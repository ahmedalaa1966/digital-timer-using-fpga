==> flow/design.v <==
module add3 (
    input      [3:0] i_data ,
    output reg [3:0] o_converted_data
);
always @(*)
begin
    if(i_data<=4)
        o_converted_data = i_data ;
    else if(i_data>=5 && i_data<=9)
        o_converted_data = i_data + 2'b11 ;
    else
        o_converted_data = 4'b0 ;
end
endmodule
module BCD (
    input  [7:0] i_data ,
    output [3:0] o_units, o_tens, o_hunds 
);
    wire [3:0] in_C1 , out_C1 ;
    wire [3:0] in_C2 , out_C2 ;
    wire [3:0] in_C3 , out_C3 ;
    wire [3:0] in_C4 , out_C4 ;
    wire [3:0] in_C5 , out_C5 ;
    wire [3:0] in_C6 , out_C6 ;
    wire [3:0] in_C7 , out_C7 ;
    assign in_C1 =   {1'b0 , i_data[7:5]} ;
    assign in_C2 =   {out_C1[2:0] , i_data[4]} ;
    assign in_C3 =   {out_C2[2:0] , i_data[3]} ;
    assign in_C4 =   {out_C3[2:0] , i_data[2]} ;
    assign in_C5 =   {out_C4[2:0] , i_data[1]} ;
    assign in_C6 =   {1'b0 , out_C1[3] , out_C2[3] , out_C3[3]} ;
    assign in_C7 =   {out_C6[2:0] , out_C4[3]} ;
    assign {o_hunds, o_tens, o_units} = {2'b00, out_C6[3], out_C7[3:0], out_C7[3:0], i_data[0]};
    add3 C1(.i_data(in_C1) , .o_converted_data(out_C1)) ;
    add3 C2(.i_data(in_C2) , .o_converted_data(out_C2)) ;
    add3 C3(.i_data(in_C3) , .o_converted_data(out_C3)) ;
    add3 C4(.i_data(in_C4) , .o_converted_data(out_C4)) ;
    add3 C5(.i_data(in_C5) , .o_converted_data(out_C5)) ;
    add3 C6(.i_data(in_C6) , .o_converted_data(out_C6)) ;
    add3 C7(.i_data(in_C7) , .o_converted_data(out_C7)) ;
endmodule
module timer #(parameter frequency = 32'd50_000_000) (
    input            i_clk ,
    input            i_rst ,
    output reg [5:0] o_seconds ,   
    output reg [5:0] o_minutes ,   
    output reg [6:0] o_hours      
);  
    reg [25:0] counter ;
    localparam SEC = frequency-1 ;
    always @(posedge i_clk or posedge i_rst) begin
        if(i_rst) 
        begin
            o_seconds <= 0 ;
            o_hours   <= 0 ;
            o_minutes <= 0 ;
            counter   <= 0;
        end
        else
        begin
            counter <= counter + 1 ;
            if(counter == SEC) 
            begin
                counter <= 0 ;
                o_seconds <= o_seconds + 1 ;
                if(o_seconds == 6'd59) 
                begin
                    o_seconds <= 0 ;
                    o_minutes <= o_minutes + 1 ;
                    if(o_minutes == 6'd59) 
                    begin
                        o_minutes <= 0 ;
                        o_hours <= o_hours + 1 ;
                        if(o_hours == 7'd99) 
                            o_hours <= 0 ;
                    end
                end
            end
        end
    end    
endmodule
module Top (
    input        i_clk ,
    input        i_rst ,
    output [6:0] o_seconds_1 ,
    output [6:0] o_seconds_2 ,
    output [6:0] o_minutes_1 ,
    output [6:0] o_minutes_2 ,  
    output [6:0] o_hours_1 ,
    output [6:0] o_hours_2 
);
    wire [5:0] timer_seconds , timer_minutes ;
    wire [6:0] timer_hours ;
    wire [11:0] hours_bcd , minutes_bcd , seconds_bcd ;
    timer timer_inst(
        .i_clk(i_clk) ,
        .i_rst(i_rst) ,
        .o_seconds(timer_seconds) ,
        .o_minutes(timer_minutes) ,
        .o_hours(timer_hours)
    );
    BCD BCD_hours_inst(
        .i_data({1'b0 , timer_hours}) ,
        .o_units(hours_bcd[3:0]) ,
        .o_tens(hours_bcd[7:4]) ,
        .o_hunds(hours_bcd[11:8]) 
    );
    BCD BCD_minutes_inst(
        .i_data({1'b0 , timer_minutes}) ,
        .o_units(minutes_bcd[3:0]) ,
        .o_tens(minutes_bcd[7:4]) ,
        .o_hunds(minutes_bcd[11:8]) 
    );
    BCD BCD_seconds_inst(
        .i_data({1'b0 , timer_seconds}) ,
        .o_units(seconds_bcd[3:0]) ,
        .o_tens(seconds_bcd[7:4]) ,
        .o_hunds(seconds_bcd[11:8]) 
    );
    seven_segment_decoder ints_hours_1 (
        .i_bits(hours_bcd[3:0]) ,
        .o_display(o_hours_1)
    );
    seven_segment_decoder ints_hours_2 (
        .i_bits(hours_bcd[7:4]) ,
        .o_display(o_hours_2)
    );
    seven_segment_decoder ints_minutes_1(
        .i_bits(minutes_bcd[3:0]) ,
        .o_display(o_minutes_1)
    );
    seven_segment_decoder ints_minutes_2(
        .i_bits(minutes_bcd[7:4]) ,
        .o_display(o_minutes_2)
    );
    seven_segment_decoder inst_seconds_1(
        .i_bits(seconds_bcd[3:0]) ,
        .o_display(o_seconds_1)
    );
    seven_segment_decoder inst_seconds_2(
        .i_bits(seconds_bcd[7:4]) ,
        .o_display(o_seconds_2)
    );
endmodule
module seven_segment_decoder #(parameter COMMON_ANODE=1)(
    input      [3:0] i_bits ,
    output reg [6:0] o_display 
);
    always @(*)
    begin
        case (i_bits)
            4'b0000: o_display = 7'b0111111 ;  
            4'b0001: o_display = 7'b0000110 ;  
            4'b0010: o_display = 7'b1011011 ;  
            4'b0011: o_display = 7'b1001111 ;  
            4'b0100: o_display = 7'b1100110 ;  
            4'b0101: o_display = 7'b1101101 ;  
            4'b0110: o_display = 7'b1111101 ;  
            4'b0111: o_display = 7'b0000111 ;  
            4'b1000: o_display = 7'b1111111 ;  
            4'b1001: o_display = 7'b1101111 ;  
            4'b1010: o_display = 7'b1110111 ;  
            4'b1011: o_display = 7'b1111100 ;  
            4'b1100: o_display = 7'b0111001 ;  
            4'b1101: o_display = 7'b1011110 ;  
            4'b1110: o_display = 7'b1111001 ;  
            4'b1111: o_display = 7'b1110001 ;  
            default: o_display = 7'b0000000 ;  
        endcase
        if(COMMON_ANODE)
         o_display = ~o_display ;
    end
endmodule
Tool chain data of Top
What the tools print for Top, step after step.
Line numbers count from 1 in the design file above.
Cell names lack the library's common part.
Not given: n/a
- top: Top
- clock port: i_clk
- cell library: sky130hd
- corner: tt_025C_1v80

Word level
Yosys after proc, flatten, opt, wreduce and memory -nomap, before mapping. Memory bits, and registers merged into a memory's read port (data or address), are not among the register bits. Print and check cells are not counted. Equal cells are merged and count once.
Yosys's memory passes give these memory sizes; they may raise the number of words (mostly to a power of two), join words into wider ones and drop unused or constant bits.
- noted flip-flop bits (word level): 45
- memories kept: 6
- ROM bits at 672
- cells after elaboration: 156
- noted output and inout bits: 42
- memory list (memory ; depth ; bits a word ; read ports ; wr ports ; line ; text):
    (no name shown) ; 16 ; 7 ; 1 ; 0 ; 151 ; case (i_bits)
    (no name shown) ; 16 ; 7 ; 1 ; 0 ; 151 ;
    (no name shown) ; 16 ; 7 ; 1 ; 0 ; 151 ;
    (no name shown) ; 16 ; 7 ; 1 ; 0 ; 151 ;
    (no name shown) ; 16 ; 7 ; 1 ; 0 ; 151 ;
    (no name shown) ; 16 ; 7 ; 1 ; 0 ; 151 ;
- noted reductions and logical operators: 20
- $lt $le $gt $ge: 54
- $add $sub $neg at 22
- muxes and demuxes at 40
- equal/unequal tests at 4
- bitwise operators at 6
- operators by type and width (cell ; number):
    4-bit 2-to-1 mux ; 24
    4-bit by 2-bit adder with 4-bit output with constant B ; 12
    4-bit by 3-bit >= comparator with 1-bit output with constant B ; 12
    4-bit by 3-bit <= comparator with 1-bit output with constant B ; 12
    4-bit <= comparator with constant B ; 12
    7-bit inverter ; 6
    3-bit 2-to-1 mux ; 12
    26-bit by 1-bit adder with 26-bit output with constant B ; 1
    26-bit equality test with constant B ; 1
    26-bit 2-to-1 mux ; 1
    1-bit logical AND ; 18
    2-bit by 2-bit adder with 3-bit output with constant B ; 4
    2-bit by 3-bit <= comparator with 1-bit output with constant B ; 4
    3-bit by 4-bit <= comparator with 1-bit output with constant B ; 3
    6-bit by 1-bit adder with 6-bit output with constant B ; 2
    6-bit equality test with constant B ; 2
    6-bit 2-to-1 mux ; 2
    3-bit >= comparator with constant B ; 3
    1-bit by 4-bit <= comparator with 1-bit output with constant B ; 2
    7-bit by 1-bit adder with 7-bit output with constant B ; 1
    7-bit equality test with constant B ; 1
    7-bit 2-to-1 mux ; 1
    1-bit by 2-bit adder with 3-bit output with constant B ; 2
    1-bit by 3-bit >= comparator with 1-bit output with constant B ; 2
    1-bit by 3-bit <= comparator with 1-bit output with constant B ; 2
    2-bit by 4-bit <= comparator with 1-bit output with constant B ; 1
    2-bit by 3-bit >= comparator with 1-bit output with constant B ; 1
    3-bit AND reduction ; 1
    2-bit AND reduction ; 1

Logic depth
Depth = most cells in a row (Yosys ltp): at word level without a register or memory, in the mapped netlist without a sequential cell, where the memories' decode and read muxes count.
- word-level depth at 20
- noted ABC_AREA: 0
- noted gate-level depth with buffers: 25
- gate-level depth less buffers: 25

Synthesis result
The flow's flattened synthesis, as Yosys stat reports it; memories are mapped. The netlist is that of the ABC_AREA named above (0 if unset); the other value can give another one.
- standard cells after synthesis at 431
- noted sequential part of the area: 1126.1 µm²
- mapped flip-flops: 45
- buffer cells: 16
- synthesis area at 3656.0 µm²
- cell types (cell type ; number ; area in all (µm²)):
    dfrtp_1 ; 45 ; 1126.08
    ha_1 ; 47 ; 588.064
    nand2_1 ; 52 ; 195.187
    nor2_1 ; 50 ; 187.68
    o21ai_0 ; 30 ; 150.144
    xor2_1 ; 16 ; 140.134
    nand3_1 ; 22 ; 110.106
    inv_1 ; 27 ; 101.347
    a21oi_1 ; 16 ; 80.077
    xnor2_1 ; 8 ; 70.067
    and3_1 ; 10 ; 62.56
    buf_4 ; 6 ; 45.043
    mux2_2 ; 4 ; 45.043
    mux4_2 ; 2 ; 45.043
    o31ai_1 ; 6 ; 45.043
    nand4_1 ; 6 ; 37.536
    o22ai_1 ; 6 ; 37.536
    or3_1 ; 6 ; 37.536
Other cell types: 34; their cells: 72.
By module: a second synthesis without flattening, with its own total; a netlist apart from the flattened one above.
- cell total of the unflattened synthesis: 730
- area total of the unflattened synthesis: 6207.2 µm²
Rows give one instance, submodules left out.
- by module (module ; sequential area (µm²) ; instances ; area (µm²) ; cells):
    timer ; 1126.1 ; 1 ; 2311.0 ; 231
    add3 ; 0.0 ; 18 ; 122.6 ; 16
    seven_segment_decoder ; 0.0 ; 6 ; 252.7 ; 31
    BCD ; 0.0 ; 3 ; 56.3 ; 8
    Top ; 0.0 ; 1 ; 3.8 ; 1

Path before layout
Source: OpenSTA report_checks on the synthesized netlist (no wires, ideal clock, input and output delay 20% of the period each), path of least setup slack; recovery checks are left aside. Register names are those of the netlist, which keeps one name where synthesis merged equal registers.
- kind: flip-flop to output port
- start: register timer_inst.o_hours[4]
- end: output port o_hours_1[3]
- noted launch time at the first pin: 0.000 ns
- driving pins on the path at 24
- arrival at 5.061 ns
- noted setup slack: 1.627 ns
- path buffers: 1
- delay of the path: 5.061 ns
- clock period: 8.36 ns
- period reached after synthesis at 6.733 ns
"delay of the path" is the arrival time less input delay plus setup time.
A path that ends at an output port has no setup time.
"driving pins on the path" counts driving pins, that of a launching flip-flop among them; a cell with two outputs on the path counts twice.
"period reached after synthesis" = period - worst setup slack (recovery checks aside). The figure is calculated, with input and output delays left at 20% of the set period.
The rows between start and end are the longest chain of elaborated cells between them; the timing report does not say that the signal goes this way. Where chains are equally long, one stands for them.
A line is the first line of the expression or statement that the cell stems from. Yosys adds cells for indexed reads and writes and turns some case tables into memories.
The chain passes a memory read, where the word-level depth is cut; so it can be longer than that depth.
At most two assigning lines are given for a register; there are more.
- cell sequence: dfrtp_1 inv_1 ha_1 inv_1 ha_1 or2b_1 o21ai_0 inv_1 ha_1 nand2b_1 and4_1 a211o_1 a211o_1 mux2i_4 inv_1 ha_1 inv_1 ha_1 clkbuf_1 nand2b_1 mux2i_1 inv_1 ha_1 mux4_2
- noted cells in the longest elaborated chain: 18
- ends and longest elaborated chain, after synthesis (what ; line ; text):
    from (decl) ; 47 ; output reg [6:0] o_hours
    from (assign) ; 55 ; o_hours   <= 0 ;
    from (assign) ; 73 ; o_hours <= o_hours + 1 ;
    4-bit by 3-bit >= comparator with 1-bit output ; 9 ; else if(i_data>=5 && i_data<=9)
    1-bit logical AND ; 9 ;
    4-bit 2-to-1 mux ; 9 ;
    4-bit 2-to-1 mux ; 7 ; if(i_data<=4)
    4-bit by 3-bit >= comparator with 1-bit output ; 9 ;
    1-bit logical AND ; 9 ;
    4-bit 2-to-1 mux ; 9 ;
    [... 4 more ...] ; n/a ;
    4-bit 2-to-1 mux ; 7 ;
    4-bit by 3-bit >= comparator with 1-bit output ; 9 ;
    1-bit logical AND ; 9 ;
    4-bit 2-to-1 mux ; 9 ;
    4-bit 2-to-1 mux ; 7 ;
    memory read 16 x 7 bit ; 151 ; case (i_bits)
    7-bit inverter ; 171 ; o_display = ~o_display ;
    to (decl) ; 89 ; output [6:0] o_hours_1 ,

Worst path after layout
Path of least setup slack in the final report of flow run 1 (OpenROAD, finished layout, wires in). Where an end is a register, its clock arrival counts in the times.
- kind: flip-flop to output port
- start: register timer_inst.o_hours[5]
- end: output port o_hours_2[3]
- arrival at 4.66 ns
- noted setup slack: 1.11 ns
- path buffers: 2
- driving pins on the path at 25
- noted launch time at the first pin: 0.30 ns
- clock period: 7.22 ns
The rows between start and end are the longest chain of elaborated cells between them; the timing report does not say that the signal goes this way. Where chains are equally long, one stands for them.
The chain passes a memory read, where the word-level depth is cut; so it can be longer than that depth.
At most two assigning lines are given for a register; there are more.
- cell sequence: dfrtp_1 inv_2 ha_4 inv_4 ha_4 or2b_1 o21ai_2 inv_2 ha_4 nand2b_4 and4_1 a211o_1 a211o_1 mux2i_4 inv_2 ha_4 inv_4 ha_4 a21oi_4 nand2b_4 mux2i_4 buf_6 ha_4 mux4_2 buf_6
- noted cells in the longest elaborated chain: 22
- ends and longest elaborated chain, after layout (what ; line ; text):
    from (decl) ; 47 ; output reg [6:0] o_hours
    from (assign) ; 55 ; o_hours   <= 0 ;
    from (assign) ; 73 ; o_hours <= o_hours + 1 ;
    2-bit by 3-bit >= comparator with 1-bit output ; 9 ; else if(i_data>=5 && i_data<=9)
    1-bit logical AND ; 9 ;
    3-bit 2-to-1 mux ; 9 ;
    3-bit 2-to-1 mux ; 7 ; if(i_data<=4)
    4-bit by 3-bit >= comparator with 1-bit output ; 9 ;
    1-bit logical AND ; 9 ;
    4-bit 2-to-1 mux ; 9 ;
    [... 8 more ...] ; n/a ;
    4-bit 2-to-1 mux ; 7 ;
    4-bit by 3-bit >= comparator with 1-bit output ; 9 ;
    1-bit logical AND ; 9 ;
    4-bit 2-to-1 mux ; 9 ;
    4-bit 2-to-1 mux ; 7 ;
    memory read 16 x 7 bit ; 151 ; case (i_bits)
    7-bit inverter ; 171 ; o_display = ~o_display ;
    to (decl) ; 90 ; output [6:0] o_hours_2

Record of 2 stored runs of the RTL-to-layout flow on Top, platform sky130hd. The runs are unordered. Constraints: input delay and output delay 20% of the set period each, output load 0.01 pF.
"clock period achieved" = clock period - worst setup slack. The figure is calculated, with input and output delays left at 20% of the set period.
"worst setup path time" means the part of the period allowed to the worst setup path (the constraints hold back 20% at inputs and 20% at outputs) less its slack; where the path has registers, the arrival times of their clocks count too.
By "total design power" is meant OpenSTA's value without simulated activity: inputs other than the clock are taken to toggle once in ten clock periods, and the tool carries that through the logic.

Flow run 1
Settings were period_ns = 7.22; CORE_UTILIZATION = 61; SETUP_SLACK_MARGIN = 0.99; PLACE_DENSITY = 0.77; GPL_TIMING_DRIVEN = 0; GPL_ROUTABILITY_DRIVEN = 0; SLEW_MARGIN = 25; MIN_ROUTING_LAYER = met1; CAP_MARGIN = 20; CORE_MARGIN = 2
- area of the synthesized netlist at 3656.0 µm²
- utilization after routing at 0.792
- noted the setup total negative slack: 0.000 ns
- noted the std-cell area (final layout): 4634.4 µm²
- noted the lowest setup slack: 1.112 ns
- post-route worst hold slack at 0.491 ns
- noted the worst setup path time: 4.66 ns
- worst setup path type: flip-flop to output port
- total design power at 0.4583 mW
- clock period achieved at 6.108 ns
- noted the die area: 6628.4 µm²

Flow run 2
Settings were period_ns = 5.8; CAP_MARGIN = 20; CORE_MARGIN = 2; CORE_UTILIZATION = 40; SLEW_MARGIN = 20
- area of the synthesized netlist at 3656.0 µm²
- utilization after routing at 0.541
- noted the setup total negative slack: 0.000 ns
- noted the std-cell area (final layout): 4760.8 µm²
- noted the lowest setup slack: 0.070 ns
- post-route worst hold slack at 0.494 ns
- noted the worst setup path time: 4.57 ns
- worst setup path type: flip-flop to output port
- total design power at 0.5171 mW
- clock period achieved at 5.730 ns
- noted the die area: 9921.2 µm²
